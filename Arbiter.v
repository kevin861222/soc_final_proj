==> flow/design.v <==
module Arbiter #(
    parameter CPU_Burst_Read_Lenght = 7  ,
    parameter DELAYS = 10
)(
    input wb_clk_i ,
    input wb_rst_i ,
    input wbs_stb_i ,
    input wbs_cyc_i ,
    input wbs_we_i ,
    input [31:0] wbs_dat_i ,
    input [31:0] wbs_adr_i ,
    output wbs_ack_o ,
    input wbs_cache_miss ,      
    input dma_rw ,
    input [1:0] dma_burst ,
    input dma_in_valid ,
    input [12:0] dma_addr ,
    output dma_ack ,
    input [31:0] dma_data_in ,
    output bram_wr ,
    output bram_in_valid , 
    output [12:0] bram_addr , 
    output [31:0] bram_data_in ,
    output reader_sel  
);
reg [5:0] Read_count ;  
reg [2:0] Arbiter_state_q , Arbiter_state_d ;
reg [5:0] dma_burst_d   ;
reg dma_ack_d   , wbs_ack_d   ;
assign dma_ack = dma_ack_d ;
assign wbs_ack_o = wbs_ack_d ;
reg reader_sel_d ;
assign reader_sel = reader_sel_d ;
wire wbs_valid ;
assign wbs_valid = wbs_cyc_i & wbs_stb_i ;
reg bram_wr_d ;
reg bram_in_valid_d ;
reg [12:0] bram_addr_d ;
reg [31:0] bram_data_in_d ;
assign bram_wr = bram_wr_d ;
assign bram_in_valid = bram_in_valid_d ;
assign bram_addr = bram_addr_d ;
assign bram_data_in = bram_data_in_d ;
always @(posedge wb_clk_i or posedge wb_rst_i) begin
    if (wb_rst_i) begin
        Read_count <= 0 ;
    end else begin
        case (Arbiter_state_q)
            IDLE : Read_count <= ((wbs_valid & ~wbs_we_i & wbs_cache_miss)|(~dma_rw & dma_in_valid)) ;
            CPURead : Read_count <= Read_count + 1 ;
            DMARead : Read_count <= Read_count + 1 ;
            default : Read_count <= 0 ;
        endcase
    end
end
localparam  IDLE = 3'd0 ,
            DMARead = 3'd1 ,
            DMAWrite = 3'd2 ,
            CPURead = 3'd3 ,
            CPUWrite = 3'd4 ;
always @(posedge wb_clk_i or posedge wb_rst_i) begin
    if (wb_rst_i) begin
        Arbiter_state_q <= 0 ;
    end else begin
        Arbiter_state_q <= Arbiter_state_d ;
    end
end
always @(*) begin
    case (Arbiter_state_q)
        IDLE: begin
            if (wbs_valid & ~wbs_we_i & wbs_cache_miss) begin       
                Arbiter_state_d = CPURead ;
            end else if (~dma_rw & dma_in_valid) begin              
                Arbiter_state_d = DMARead ;
            end else begin
                Arbiter_state_d = IDLE ;
            end
        end
        DMARead : begin 
            Arbiter_state_d = (Read_count == dma_burst_d) ? (IDLE):(DMARead) ;
        end
        CPURead : begin 
            Arbiter_state_d = (Read_count == CPU_Burst_Read_Lenght) ? (IDLE) : (DMARead) ; 
        end
        default: Arbiter_state_d = IDLE ;
    endcase
end
always @(*) begin
    case (dma_burst)
        2'b00: dma_burst_d = 10-1 ; 
        2'b01: dma_burst_d = 11-1 ; 
        2'b10: dma_burst_d = 16-1 ; 
        2'b11: dma_burst_d = 64-1 ; 
        default: dma_burst_d = 10-1 ; 
    endcase
end
always @(*) begin
    reader_sel_d = 0 ;
    wbs_ack_d = 0 ;
    dma_ack_d = 0 ;
    bram_in_valid_d = 0 ;
    bram_wr_d = 0 ;
    bram_addr_d = 32'd0 ;
    bram_data_in_d = 32'd0 ;
    case (Arbiter_state_q)
        IDLE : begin
            if (wbs_valid & wbs_we_i) begin  
                wbs_ack_d = 1 ;
                bram_wr_d = 1 ;
                bram_in_valid_d = 1 ;
                bram_data_in_d = wbs_dat_i ;
                bram_addr_d = wbs_adr_i[14:2];
            end else if (dma_rw & dma_in_valid) begin  
                dma_ack_d = 1 ;
                bram_wr_d = 1 ;
                bram_in_valid_d = 1 ;
                bram_data_in_d = dma_data_in ;
                bram_addr_d = dma_addr ;
            end else if (wbs_valid & ~wbs_we_i & wbs_cache_miss) begin  
                reader_sel_d = 1 ;
                bram_wr_d = 0 ;
                bram_in_valid_d = 1 ;
                bram_addr_d = wbs_adr_i[14:2] ;
            end else if (~dma_rw & dma_in_valid) begin  
                reader_sel_d = 1 ;
                bram_wr_d = 0 ;
                bram_in_valid_d = 1 ;
                bram_addr_d = dma_addr ;
            end else begin
                bram_in_valid_d = 0 ;
            end
        end
        DMARead : begin
            bram_wr_d = 0 ;
            bram_in_valid_d = 1 ;
            bram_addr_d = dma_addr+Read_count ;
        end
        CPURead : begin
            bram_wr_d = 0 ;
            bram_in_valid_d = 1 ;
            bram_addr_d = wbs_adr_i[14:2]+Read_count ;
        end
        default: begin
            bram_in_valid_d = 0 ;
        end
    endcase
end
endmodule
# Step by step through the tools: Arbiter
# The steps from the RTL of Arbiter to its reports follow in flow order.
# Lines are those of the file above, counted from 1.
# Cell names lack the library's common part.
# The mark -- stands for no value.
# design
top	Arbiter
clock	wb_clk_i
lib	sky130hd
pvt_corner	tt_025C_1v80

# Word level
# Source: Yosys, flattened and elaborated, memories not mapped. Widths are those after wreduce; folded enables and synchronous resets count as part of the registers. Registers that Yosys merges into a memory's read port (data or address) are not register bits. Print and check cells do not count.
# word_totals
wordCells	59
in_bits	119
reg_bits	8
output_inout_bits	50
# op_classes
logic	14
eq_ne	7
muxes	30
add_sub_neg	3
reduce_logical	3
# op_table
cell	count
2-to-1 mux 32 bit	3
2-to-1 mux 13 bit	4
parallel mux 13 bit (select 3 bit)	1
adder 13 x 6 -> 13 bit	2
parallel mux 6 bit (select 4 bit)	1
2-to-1 mux 1 bit	17
inverter 1 -> 6 bit	2
AND 6 x 1 -> 6 bit	2
parallel mux 6 bit (select 2 bit)	1
AND 1 bit	6
AND 1 x 6 -> 6 bit	1
equality test 2 bit (second input constant)	3
adder 6 x 1 -> 6 bit (second input constant)	1
equality test 6 x 3 -> 1 bit (second input constant)	1
equality test 6 bit	1
bitwise OR 6 bit	1
parallel mux 2 bit (select 3 bit)	1
equality test 2 x 1 -> 1 bit (second input constant)	2
zero test 3 bit	1
inverter 1 bit	2
zero test 2 bit	1
OR reduction 2 bit	1
parallel mux 1 bit (select 2 bit)	1
2-to-1 mux 2 bit	1

# Depth
# Longest topological path by Yosys (ltp), each cell counted once; first at word level (registers and memories cut), then after technology mapping (sequential cells cut; the memories' decode and read muxes count).
# logic_depth
ltp_word	7
ABC_AREA	0
ltp_mapped	11
depth_no_buf	8

# After synthesis
# Source: synth_stat.txt of the flow (Yosys; design flattened, memories mapped). It holds for the ABC_AREA given above (unset counts as 0); a run with the other value may have another netlist.
# by_type
type	count	type_area_um2
a22o_1	34	297.786
dfrtp_1	8	200.192
a21oi_1	33	165.158
o21ai_0	22	110.106
ha_1	7	87.584
nor2_1	22	82.579
mux2_2	7	78.826
xnor2_1	8	70.067
buf_2	10	50.048
mux2i_1	5	50.048
o22ai_1	8	50.048
a21o_1	5	37.536
nand2_1	10	37.536
nand3_1	7	35.034
xor2_1	4	35.034
dfstp_2	1	26.275
nor2b_1	4	25.024
nor4_2	2	25.024
# Other cell types: 30; their cells: 51.
# mapped
cells	248
synth_area_um2	1854.3
ffs	9
buffers	16
seqArea_um2	226.5

# Timing after synthesis
# OpenSTA on the mapped netlist: ideal clock, no wires. The path of least setup slack (recovery checks aside). Input and output delay are each 20% of the period. Register names are those of the netlist, which keeps one name where synthesis merged equal registers.
# synth_path
path_type	input-to-output
start	input port wbs_adr_i[2]
end	output port bram_addr[6]
path_delay_ps	1671
launch_ps	974
out_delay_ps	974
path_buffers	0
period_ps	4870
t_arrival_ps	2645
in_delay_ps	974
required_ps	3896
stages	8
path_slack_ps	1251
period_less_setup_slack_ps	3619
# "path_delay_ps" is the arrival time less input delay plus setup time.
# At an output port there is no setup time.
# "stages" counts driving pins, that of a launching flip-flop among them; a cell with two outputs on the path counts twice.
# "period_less_setup_slack_ps" = period - worst setup slack (recovery checks aside). The figure is calculated, with input and output delays left at 20% of the set period.
# The rows between start and end are the longest chain of elaborated cells between them; the timing report does not say that the signal goes this way. Where chains are equally long, one stands for them.
# Each line given opens the expression or statement behind the cell; cells for indexed reads and writes are added by Yosys, which also makes memories of some case tables.
# synth_via
cell_sequence	mux2_2 -> ha_1 -> fa_1 -> a211oi_1 -> o21ai_1 -> o21ai_0 -> xnor2_1 -> o22ai_1
elab_chain_len	2
cone_cells	2
lines_between	2
cone_classes	add/sub (1); mux (1)
# synth_rtl
element	line_no	text
start: declaration	11	input [31:0] wbs_adr_i ,
adder 13 x 6 -> 13 bit	141	bram_addr_d = wbs_adr_i[14:2]+Read_count ;
parallel mux 13 bit (select 3 bit)	105	case (Arbiter_state_q)
end: declaration	22	output [12:0] bram_addr ,

# Path in the finished layout
# From the final timing report of run 1: the path of least setup slack in the routed layout; clock arrival at registers is part of the times.
# The report prints the path's times to 10 ps; the period is as set.
# layout_path
path_type	reg-to-output
start	register Arbiter_state_q
end	output port bram_addr[12]
path_buffers	1
stages	10
out_delay_ps	460
launch_ps	230
path_slack_ps	-630
t_arrival_ps	2460
required_ps	1830
period_ps	2290
# Where an end lacks its bit number, it is one bit of the signal, or one of the new flip-flops if synthesis recoded a state register.
# The rows between start and end are the longest chain of elaborated cells between them; the timing report does not say that the signal goes this way. Where chains are equally long, one stands for them.
# layout_via
cell_sequence	dfrtp_2 -> mux2_4 -> ha_4 -> fa_2 -> a211oi_2 -> o21ai_2 -> nand3b_1 -> mux2i_1 -> o21ai_1 -> buf_2
elab_chain_len	2
cone_cells	4
cone_classes	eq/ne (2); mux (1); reduce/logical (1)
# layout_rtl
element	line_no	text
start: assignment	63	Arbiter_state_q <= 0 ;
start: assignment	65	Arbiter_state_q <= Arbiter_state_d ;
equality test 2 bit	105	case (Arbiter_state_q)
parallel mux 13 bit (select 3 bit)	105
end: declaration	22	output [12:0] bram_addr ,

# Design Arbiter on sky130hd. What follows are 2 stored runs of the flow, each under its own settings; their order means nothing. The constraints put input and output delay at 20% of the set period each and load the outputs with 0.01 pF.
# "achievedPeriod_ps" = clock period - worst setup slack. The figure is calculated, with input and output delays left at 20% of the set period.
# "critical_path_time_ps": the worst setup path's part of the clock period (all of it between registers, 20% less for each end at a port) less its slack. A launch clock that arrives late makes it longer, a capture clock that arrives late makes it shorter.
# "total_power_uw" is the tool's figure for a default switching activity; nothing was simulated.
# "critical_path_time_ps" is given in steps of 10 ps.
# Settings: n/a = not set for that run.
# A result given as n/a is not shown for that run.
stored run	period_ns	CORE_UTILIZATION	PLACE_DENSITY_LB_ADDON	CORE_MARGIN	TNS_END_PERCENT	CTS_CLUSTER_DIAMETER	MAX_ROUTING_LAYER	CAP_MARGIN	SLEW_MARGIN	CORE_ASPECT_RATIO	CELL_PAD_IN_SITES_DETAIL_PLACEMENT	ABC_AREA	MIN_ROUTING_LAYER	worstSetupSlack_ps	finish.stdcell_area_um2	post_route_util_pct	synthArea_um2	critical_path_time_ps	critical_path_kind	achievedPeriod_ps	total_power_uw	fin_tns_ps	final_die_area_um2
run 1	2.29	19	0.23	5	10	303	met5	20	20	n/a	n/a	n/a	n/a	-629	4126.5	42.8	1854.3	2460	reg-to-output	2919	1996	-6099	11835.3
run 2	4.67	49	0.09	2	n/a	n/a	met5	10	20	0.6	1	0	met1	n/a	n/a	n/a	n/a	n/a	n/a	n/a	n/a	n/a	n/a
# Run 2: unfinished; error FLW-0024 in placement
